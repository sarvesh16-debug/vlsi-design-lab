==> flow/design.v <==
module dual_port_bidirectional_ram_16x8
(
   input clk,
   input cs_0,cs_1,wr_en_0,wr_en_1,out_en_0,out_en_1,
   input [3:0] add_in_0,add_in_1,
   inout [7:0] data_io_0,data_io_1
   );
   reg [7:0] tem_reg_0;
   reg [7:0] tem_reg_1;
   reg [7:0] mem[15:0];
   always @(posedge clk) begin
			if ( cs_0 && wr_en_0 )
			   mem[add_in_0] <= data_io_0;
   end
	always @( posedge clk) begin
	        if (cs_0 && !wr_en_0 )
			    tem_reg_0 <= mem[add_in_0];
	end
	assign data_io_0 = ( cs_0 && !wr_en_0 && out_en_0) ? tem_reg_0:8'bzzzzzzzz;
	always @(posedge clk) begin
			if ( cs_1 && wr_en_1 )
			   mem[add_in_1] <= data_io_1;
   end
	always @( posedge clk) begin
	        if (cs_1 && !wr_en_1 )
			    tem_reg_1 <= mem[add_in_1];
	end
	assign data_io_1 = ( cs_1 && !wr_en_1 && out_en_1) ? tem_reg_1:8'bzzzzzzzz;
	endmodule
======== From RTL to reports: dual_port_bidirectional_ram_16x8 ========
The steps from the RTL of dual_port_bidirectional_ram_16x8 to its reports follow in flow order.
Lines are those of the file above, counted from 1.
Operators carry their Yosys type and port widths (W data, S select, Z words).
Library cell names are shortened.
The mark - stands for no value.
set-up
  top ..................................... dual_port_bidirectional_ram_16x8
  clock ................................... clk
  cell library ............................ sky130hd
  library corner .......................... tt_025C_1v80

======== Word level ========
Counts by Yosys on the flattened word-level netlist (proc, flatten, opt, wreduce; memories kept). Register bits leave out memories and registers merged into their read ports (data or address); mux counts leave out enables and synchronous resets folded into registers. Print and check cells are left out. Cells with the same type and inputs are merged into one.
Yosys's memory passes give these memory sizes; they may raise the number of words (mostly to a power of two), join words into wider ones and drop unused or constant bits.
bit counts
  bits in registers ....................... 0
  bits in writable memories ............... 128
  word width x clocked read ports ......... 16
  memories kept ........................... 1
  bits of input ports ..................... 15
  output and inout port bits .............. 16
  elaborated cells ........................ 17
memories
  memory  words  bits a word  rd ports  wr ports  RTL line  RTL
  mem     16     8            2         2         10        reg [7:0] mem[15:0];
operators by class
  muxes and demuxes ....................... 8
  reductions and logical operators ........ 8
operators by type and width
  cell                 number
  $mux W8              4
  $mux W4              2
  $logic_and A1 B1 Y1  6
  $logic_not A1 Y1     2
  $mux W1              2

======== Longest topological paths ========
Longest topological path by Yosys (ltp), each cell counted once; first at word level (registers and memories cut), then after technology mapping (sequential cells cut; the memories' decode and read muxes count).
logic depth
  depth in word-level cells ............... 5
  ABC_AREA ................................ 0
  mapped depth ............................ 6
  depth with buffers taken out ............ 3

======== Synthesis result ========
Yosys stat after the flow's synthesis: flattened, memories mapped to cells. It holds for the ABC_AREA given above (unset counts as 0); a run with the other value may have another netlist.
Totals and module areas in this step are rounded.
synthesis totals
  mapped cells ............................ 491
  cell area after synthesis ............... 8190 µm²
  flip-flop cells ......................... 144
cells by type
  cell type  number
  edfxtp_1   144
  mux4_2     64
  mux2_2     112
  a22oi_1    32
  mux2_4     15
  clkbuf_1   23
  buf_2      16
  nand2_1    20
  nor2_2     9
  o22ai_1    9
  nand4b_4   2
  nand2b_1   7
  nor2b_1    6
  o21ai_0    6
  buf_6      2
  buf_1      5
  or3_1      3
  nand4b_1   2
Other cell types: 10; their cells: 14.

======== Path before layout ========
OpenSTA on the mapped netlist: ideal clock, no wires. The path of least setup slack (recovery checks aside). Input and output delay are each 20% of the period. Register names are those of the netlist, which keeps one name where synthesis merged equal registers.
path post-synthesis
  path kind ............................... input to register
  from .................................... input port add_in_1[0]
  to ...................................... memory mem[0][0]
  period .................................. 4.58 ns
  input delay ............................. 0.916 ns
  library setup time ...................... 0.384 ns
  launch time at the first pin ............ 0.916 ns
  data arrival time ....................... 2.358 ns
  data required time ...................... 4.196 ns
  slack ................................... 1.838 ns
  delay of the path ....................... 1.826 ns
  stages on the path ...................... 4
  synthesis period reached ................ 2.742 ns
"delay of the path" is the arrival time less input delay plus setup time.
"stages on the path": output pins that drive a net of the path, with the launching flip-flop's if there is one; two outputs of one cell count as two.
"synthesis period reached" = period - worst setup slack (recovery checks aside). The figure is calculated, with input and output delays left at 20% of the set period.
Between the ends stands the longest chain of elaborated cells between them, by number of cells; it is not shown to be the way that was timed. Of several equally long chains one is given.
A line is the first line of the expression or statement that the cell stems from. Yosys adds cells for indexed reads and writes and turns some case tables into memories.
on the way, post-synthesis
  path through ............................ buf_2 buf_2 or3_1 o21ai_0
  cells in the longest elaborated chain ... 1
RTL lines, path post-synthesis
  item                RTL line  RTL
  start: declaration  5         input [3:0] add_in_0,add_in_1,
  $mux W4             21        if ( cs_1 && wr_en_1 )
  end: declaration    10        reg [7:0] mem[15:0];

======== Timing after layout ========
Path of least setup slack in the final report of stored run 1 (OpenROAD, finished layout, wires in). Where an end is a register, its clock arrival counts in the times.
path after layout
  path kind ............................... input to register
  from .................................... input port add_in_1[2]
  to ...................................... memory mem[1][0]
  period .................................. 2.25 ns
  input delay ............................. 0.45 ns
  library setup time ...................... 0.35 ns
  launch time at the first pin ............ 0.45 ns
  data arrival time ....................... 1.79 ns
  data required time ...................... 2.31 ns
  slack ................................... 0.52 ns
  stages on the path ...................... 3
Between the ends stands the longest chain of elaborated cells between them, by number of cells; it is not shown to be the way that was timed. Of several equally long chains one is given.
on the way, after layout
  path through ............................ clkdlybuf4s50_1 or2_2 o21ai_2
  cells in the longest elaborated chain ... 1
RTL lines, path after layout
  item                RTL line  RTL
  start: declaration  5         input [3:0] add_in_0,add_in_1,
  $mux W4             21        if ( cs_1 && wr_en_1 )
  end: declaration    10        reg [7:0] mem[15:0];

Ticket comment

Design dual_port_bidirectional_ram_16x8 on sky130hd. What follows are 2 stored runs of the flow, each under its own settings; their order means nothing. The constraints put input and output delay at 20% of the set period each and load the outputs with 0.01 pF.
By "critical setup path time" is meant the share of the clock period that the worst setup path is allowed (20% is reserved at inputs, 20% at outputs), minus its slack. Clock arrival times at its registers enter into it.
"power consumption" is the tool's figure for a default switching activity; nothing was simulated.
Measured values are rounded.

======== stored run 1 ========
==> flow/run.sh <==
#!/bin/bash
# the make line also repeats the synthesis and layout settings of config.mk as NAME=value (left out here)
make -C /OpenROAD-flow-scripts/flow DESIGN_CONFIG=/design/flow/config.mk WORK_HOME=/design/flow/orfs CLKGATE_MAP_FILE= finish
==> flow/config.mk <==
export PLATFORM = sky130hd
export DESIGN_NAME = dual_port_bidirectional_ram_16x8
export DESIGN_NICKNAME = dual_port_bidirectional_ram_16x8
export VERILOG_FILES = /design/flow/design.v
export SDC_FILE = /design/flow/constraint.sdc
export NUM_CORES = 4
export LEC_CHECK = 0
export CAP_MARGIN = 0
export CORE_MARGIN = 2
export CORE_UTILIZATION = 49
export CTS_CLUSTER_SIZE = 89
export GPL_ROUTABILITY_DRIVEN = 0
export HOLD_SLACK_MARGIN = 0.28
export SETUP_SLACK_MARGIN = 0.49
export SLEW_MARGIN = 10
==> flow/constraint.sdc <==
create_clock -name core_clock -period 2.25 [get_ports {clk}]
set_input_delay 0.4500 -clock core_clock [delete_from_list [all_inputs] [get_ports {clk}]]
set_output_delay 0.4500 -clock core_clock [all_outputs]
set_load 0.01 [all_outputs]

-------- measured, stored run 1 --------
  netlist area reported by Yosys .......... 8190 µm²
  area inside the die boundary ............ 17800 µm²
  standard-cell area of the final layout .. 10000 µm²
  lowest setup slack ...................... 0.520 ns
  power consumption ....................... 6670 µW
  critical setup path time ................ 1.28 ns
  critical path type ...................... input to register

======== stored run 2 ========
==> flow/run.sh <==
#!/bin/bash
# the make line also repeats the synthesis and layout settings of config.mk as NAME=value (left out here)
make -C /OpenROAD-flow-scripts/flow DESIGN_CONFIG=/design/flow/config.mk WORK_HOME=/design/flow/orfs CLKGATE_MAP_FILE= finish
==> flow/config.mk <==
export PLATFORM = sky130hd
export DESIGN_NAME = dual_port_bidirectional_ram_16x8
export DESIGN_NICKNAME = dual_port_bidirectional_ram_16x8
export VERILOG_FILES = /design/flow/design.v
export SDC_FILE = /design/flow/constraint.sdc
export NUM_CORES = 4
export LEC_CHECK = 0
export CAP_MARGIN = 20
export CORE_MARGIN = 2
export CORE_UTILIZATION = 40
export SLEW_MARGIN = 20
==> flow/constraint.sdc <==
create_clock -name core_clock -period 2.14 [get_ports {clk}]
set_input_delay 0.4280 -clock core_clock [delete_from_list [all_inputs] [get_ports {clk}]]
set_output_delay 0.4280 -clock core_clock [all_outputs]
set_load 0.01 [all_outputs]

-------- measured, stored run 2 --------
  netlist area reported by Yosys .......... 8190 µm²
  area inside the die boundary ............ 21600 µm²
  standard-cell area of the final layout .. 9700 µm²
  lowest setup slack ...................... 0.156 ns
  power consumption ....................... 6770 µW
  critical setup path time ................ 1.56 ns
  critical path type ...................... input to register
